==> flow/design.v <==
`timescale 1ps / 1ps
module lio_axil2ahb #( 
  parameter AWIDTH = 16, 
  parameter DWIDTH = 32,
  parameter SIZE_SEL_ADDR_BITS = 0    
)
(
  input   clk,
  input   rst_n,
  output  rst,
  input        [AWIDTH+SIZE_SEL_ADDR_BITS-1:0]   axil_awaddr,
  input        [2:0]            axil_awprot,
  input                         axil_awvalid,
  output logic                  axil_awready,
  input        [DWIDTH-1:0]     axil_wdata,
  input        [DWIDTH/8-1:0]   axil_wstrb,
  input                         axil_wvalid,
  output logic                  axil_wready,
  output logic [1:0]            axil_bresp,
  output logic                  axil_bvalid,
  input                         axil_bready,
  input        [AWIDTH+SIZE_SEL_ADDR_BITS-1:0]   axil_araddr,
  input [2:0]                   axil_arprot,
  input                         axil_arvalid,
  output logic                  axil_arready,
  output logic [DWIDTH-1:0]     axil_rdata,
  output logic [1:0]            axil_rresp,
  output logic                  axil_rvalid,
  input                         axil_rready,
  output logic [AWIDTH-1:0]     haddr,    
  output logic [DWIDTH-1:0]     hwdata,   
  output logic                  hsel,     
  output logic                  hwrite,   
  output logic  [1:0]           htrans,   
  output logic  [2:0]           hsize,    
  input                         hready,                           
  input       [DWIDTH-1:0]      hrdata,  
  input        [1:0]            hresp    
);
typedef enum {
    WAITING_AXIL_TRANS,
    WAITING_AXIL_WDATA,
    WAITING_AXIL_WDATA_ACK,
    WAITING_AXIL_RDATA_ACK,
    REQUESTING_AHB_WRITE,
    REQUESTING_AHB_READ,
    WRITING_AHB_DATA,
    READING_AHB_DATA
} axil2ahb_sm_states;
axil2ahb_sm_states stt;
always_comb begin
  if (stt==WAITING_AXIL_TRANS) begin
    if (axil_awvalid) begin
      axil_awready = 1'b1; 
      axil_arready = 1'b0;
    end
    else begin
      if (axil_arvalid) begin
        axil_awready = 1'b0; 
        axil_arready = 1'b1;
      end
      else begin
        axil_awready = 1'b0; 
        axil_arready = 1'b0;
      end
    end
  end
  else begin      
    axil_awready = 1'b0; 
    axil_arready = 1'b0;  
  end
end
always_ff @(posedge clk or negedge rst_n) begin
  if (!rst_n) begin
    stt          <= WAITING_AXIL_TRANS;
    haddr        <= '0;
    hwrite       <= 1'b0;
    hsel         <= 1'b0;
    axil_wready  <= 1'b0;
    axil_bvalid  <= 1'b0;
    axil_rvalid  <= 1'b0;
    hsize        <= 3'b010;
  end
  else begin
    case (stt)
      WAITING_AXIL_TRANS: begin
        if (axil_awvalid) begin
          stt          <= WAITING_AXIL_WDATA;
          axil_wready  <= 1'b1;
          haddr        <= axil_awaddr;
          hwrite       <= 1'b0;
          hsel         <= 1'b0;
        end
        else begin
          if (axil_arvalid) begin
            stt          <= REQUESTING_AHB_READ;
            haddr        <= axil_araddr;
            hwrite       <= 1'b0;
            hsel         <= 1'b1;
            if (SIZE_SEL_ADDR_BITS==2) 
              if (axil_araddr[AWIDTH+SIZE_SEL_ADDR_BITS-1:AWIDTH]<3)
                hsize        <= axil_araddr[AWIDTH+SIZE_SEL_ADDR_BITS-1:AWIDTH];
              else
                hsize        <= 3'b010;
            else
              hsize        <= 3'b010;
          end
        end  
      end
      WAITING_AXIL_WDATA: begin
        if (axil_wvalid) begin
          hwdata       <= axil_wdata;
          axil_wready  <= 1'b0;
          hsel         <= 1'b1;
          hwrite       <= 1'b1;
          if (axil_wstrb==4'hf)
            hsize   <= 3'b010;
          else
            if ((axil_wstrb==4'h3) || (axil_wstrb==4'hC))
              hsize   <= 3'b001;
            else
              if ((axil_wstrb==4'h1) || (axil_wstrb==4'h2) || (axil_wstrb==4'h4) || (axil_wstrb==4'h8))
                hsize   <= 3'b000;
              else
                hsize   <= 3'b010;
          stt <= REQUESTING_AHB_WRITE;
        end
      end
      REQUESTING_AHB_WRITE: begin
        if (hready) begin
          hwrite       <= 1'b0;
          hsel         <= 1'b0;
          stt <= WRITING_AHB_DATA;
        end
      end
      REQUESTING_AHB_READ: begin
        if (hready) begin
          hwrite       <= 1'b0;
          hsel         <= 1'b0;
          stt <= READING_AHB_DATA;
        end  
      end
      WRITING_AHB_DATA: begin
        if (hready) begin
          stt         <= WAITING_AXIL_WDATA_ACK;
          hsel        <= 1'b0;
          axil_bvalid <= 1'b1;
        end
      end
      WAITING_AXIL_WDATA_ACK: begin
        if (axil_bready) begin
          stt         <= WAITING_AXIL_TRANS;
          axil_bvalid <= 1'b0;
        end
      end
      READING_AHB_DATA: begin
        if (hready) begin
          stt         <= WAITING_AXIL_RDATA_ACK;
          hsel        <= 1'b0;
          axil_rdata  <= hrdata;
          axil_rvalid <= 1'b1;
        end
      end
      WAITING_AXIL_RDATA_ACK: begin
        if (axil_rready) begin
          stt         <= WAITING_AXIL_TRANS;
          axil_rvalid <= 1'b0;
        end
      end
      default: begin
        stt <= WAITING_AXIL_TRANS;
      end
    endcase  
  end    
end
assign htrans  = 2'b10;    
assign axil_bresp    = '0;
assign axil_rresp    = '0;
assign rst = ~rst_n;
endmodule
Reports on lio_axil2ahb --
Tool output for the design above, in the order of the flow. Line numbers count from 1 in the design file above. Cell names lack the library's common part. Not given: n/a
Set-up: top lio_axil2ahb, clock port clk, cell library sky130hd, library corner tt_025C_1v80

Word-level counts --
Counts by Yosys on the flattened word-level netlist (proc, flatten, opt, wreduce; memories kept). Register bits leave out memories and registers merged into their read ports (data or address). Print and check cells are left out. Cells with the same type and inputs are merged into one.
Bit counts: register bits after elaboration 120, word-level cells 101, bits of input ports 116, output and inout port bits 97
Cells by class: multiplexer cells 40, bitwise logic cells 1, eq/ne operators 27, reductions and logical operators 23
Operators by type and width (number):
- two-way mux 32 bit | 9
- parallel mux 32 bit (select 8 bit) | 1
- == test 32 x 3 -> 1 bit (second input constant) | 4
- == test 32 x 2 -> 1 bit (second input constant) | 2
- == test 32 x 1 -> 1 bit (second input constant) | 1
- zero test 32 bit | 1
- two-way mux 16 bit | 2
- != test 2 bit (second input constant) | 10
- two-way mux 1 bit | 16
- AND reduction 3 bit | 5
- == test 4 bit (second input constant) | 3
- AND reduction 4 bit | 3
- two-way mux 3 bit | 3
- nonzero test 2 bit | 4
- == test 4 x 2 -> 1 bit (second input constant) | 2
- AND reduction 8 bit | 1
- nonzero test 6 bit | 1
- parallel mux 3 bit (select 2 bit) | 1
- parallel mux 1 bit (select 3 bit) | 2
- parallel mux 1 bit (select 2 bit) | 3
- two-way mux 2 bit | 3
- logical OR 1 bit | 4
- != test 2 x 1 -> 1 bit (second input constant) | 2
- == test 4 x 1 -> 1 bit (second input constant) | 1
- == test 4 x 3 -> 1 bit (second input constant) | 1
- nonzero test 4 bit | 1
- OR reduction 4 bit | 1
- != test 3 bit (second input constant) | 1
Other operator kinds: 3; their cells: 3.

Longest topological paths --
Longest topological path by Yosys (ltp), each cell counted once; first at word level (registers and memories cut), then after technology mapping (sequential cells cut; the memories' decode and read muxes count).
Depth: word-level depth 9, ABC_AREA 0, gate-level depth with buffers 5, mapped depth without buffers 4

After synthesis --
The flow's flattened synthesis, as Yosys stat reports it; memories are mapped. The netlist is that of the ABC_AREA named above (0 if unset); the other value can give another one. Totals and module areas in this step are rounded.
Synthesis totals: sequential part of the area 2700 µm², buffer cells 14, cell area after synthesis 3450 µm², flip-flops 95, cells in the netlist 220
Cell types:
- edfxtp_1 | number 64, total area 1.92E+03 µm²
- dfrtp_1 | number 29, total area 725.696 µm²
- mux2i_1 | number 17, total area 170.163 µm²
- o21ai_0 | number 28, total area 140.134 µm²
- nand2_1 | number 25, total area 93.84 µm²
- buf_4 | number 7, total area 52.55 µm²
- dfstp_2 | number 2, total area 52.55 µm²
- mux2_2 | number 4, total area 45.043 µm²
- a22o_1 | number 3, total area 26.275 µm²
- inv_1 | number 7, total area 26.275 µm²
- nand2b_1 | number 4, total area 25.024 µm²
- nor2_1 | number 6, total area 22.522 µm²
- a21oi_1 | number 4, total area 20.019 µm²
- buf_2 | number 3, total area 15.014 µm²
- clkbuf_1 | number 4, total area 15.014 µm²
- nor2b_4 | number 1, total area 13.763 µm²
- or4_4 | number 1, total area 11.261 µm²
- nand3_1 | number 2, total area 10.01 µm²
Other cell types: 8; their cells: 9.

Worst setup path after synthesis --
Source: OpenSTA report_checks on the synthesized netlist (no wires, ideal clock, input and output delay 20% of the period each), path of least setup slack; recovery checks are left aside. Register names are those of the netlist, which keeps one name where synthesis merged equal registers.
Timing path after synthesis: path kind input -> register, start point input hready, end point register axil_rdata[0], time at the first pin 0.614 ns, input delay 0.614 ns, period 3.07 ns, slack 0.301 ns, data arrival time 2.348 ns, path delay 2.155 ns, buffers on the path 1, library setup time 0.421 ns, required time 2.649 ns, driving pins on the path 3, synthesis period reached 2.769 ns
"path delay" is the arrival time less input delay plus setup time. "driving pins on the path" counts driving pins, that of a launching flip-flop among them; a cell with two outputs on the path counts twice. "synthesis period reached" is the clock period less the worst setup slack; recovery checks do not enter. This is arithmetic on one report: input and output delays are still those of the set period (20% each). The rows between start and end are the longest chain of elaborated cells between them; the timing report does not say that the signal goes this way. Where chains are equally long, one stands for them. Each line given opens the expression or statement behind the cell; cells for indexed reads and writes are added by Yosys, which also makes memories of some case tables.
On the way, after synthesis: cell sequence clkbuf_1 nand2_1 nor2_1, cells in the longest elaborated chain 1, elaborated cells on any way between the ends 1, RTL lines with such cells 0, classes of those cells 1 x reduce/logical
RTL lines, path after synthesis:
- start, declared | line 36 | input                         hready,
- AND reduction 3 bit
- end, assigned | line 160 | axil_rdata  <= hrdata;
- end, declared | line 26 | output logic [DWIDTH-1:0]     axil_rdata,

Timing after layout --
From the final timing report of flow run A: the path of least setup slack in the routed layout; clock arrival at registers is part of the times.
Timing path after layout: path kind register -> output, start point register haddr[13], end point output haddr[13], slack 0.73 ns, buffers on the path 1, driving pins on the path 2, period 2.47 ns, output delay 0.49 ns, required time 1.98 ns, time at the first pin 0.33 ns, data arrival time 1.24 ns
A register here has more assigning lines than the two given.
On the way, after layout: cell sequence dfrtp_1 clkdlybuf4s50_1, cells in the longest elaborated chain 0, elaborated cells on any way between the ends 0, RTL lines with such cells 0
RTL lines, path after layout:
- start, declared | line 30 | output logic [AWIDTH-1:0]     haddr,
- start, assigned | line 90 | haddr        <= axil_awaddr;
- start, assigned | line 97 | haddr        <= axil_araddr;
- end, declared | line 30

Data sheet: physical implementation of lio_axil2ahb

Settings and measured results of 2 stored flow runs for module lio_axil2ahb (sky130hd), not sorted in any way. The constraints put input and output delay at 20% of the set period each and load the outputs with 0.01 pF.
"clock period achieved": clock period set for the run, less the worst setup slack. It is reckoned from that one timing run; input and output delays stay at 20% of the period that was set.
"worst setup path time" means the part of the period allowed to the worst setup path (the constraints hold back 20% at inputs and 20% at outputs) less its slack; where the path has registers, the arrival times of their clocks count too.
"total power after layout" rests on the timing tool's default activity at the inputs, not on a simulated workload.
Measured values are rounded.

* Flow run A | settings: period_ns 2.47; CORE_UTILIZATION 26; SETUP_SLACK_MARGIN 0.68; PLACE_DENSITY_LB_ADDON 0.08; HOLD_SLACK_MARGIN 0.04; CELL_PAD_IN_SITES_GLOBAL_PLACEMENT 1; TNS_END_PERCENT 100; GPL_ROUTABILITY_DRIVEN 1; CTS_CLUSTER_DIAMETER 42; SLEW_MARGIN 15; CAP_MARGIN 20; CORE_MARGIN 2 | results: chip area in the Yosys report 3450 µm²; area of the die 14210 µm²; area of the standard cells in the finished layout 6007 µm²; worst setup slack after layout 0.733 ns; summed negative setup slack 0.000 ns; worst hold slack in the final report 0.478 ns; total power after layout 4526 uW; clock period achieved 1.737 ns; worst setup path time 1.24 ns; critical path kind register -> output
* Flow run B | settings: period_ns 2.12; CORE_UTILIZATION 30; SETUP_SLACK_MARGIN -0.18; PLACE_DENSITY 0.93; CORE_ASPECT_RATIO 0.99; CORE_MARGIN 9; CELL_PAD_IN_SITES_DETAIL_PLACEMENT 1; ABC_AREA 0; CTS_CLUSTER_DIAMETER 150; MIN_ROUTING_LAYER met2; CAP_MARGIN 20; SLEW_MARGIN 20 | results: chip area in the Yosys report 3450 µm²; area of the die 15680 µm²; area of the standard cells in the finished layout 5928 µm²; worst setup slack after layout -0.073 ns; summed negative setup slack -0.073 ns; worst hold slack in the final report 0.491 ns; total power after layout 5284 uW; clock period achieved 2.193 ns; worst setup path time 1.34 ns; critical path kind input -> output
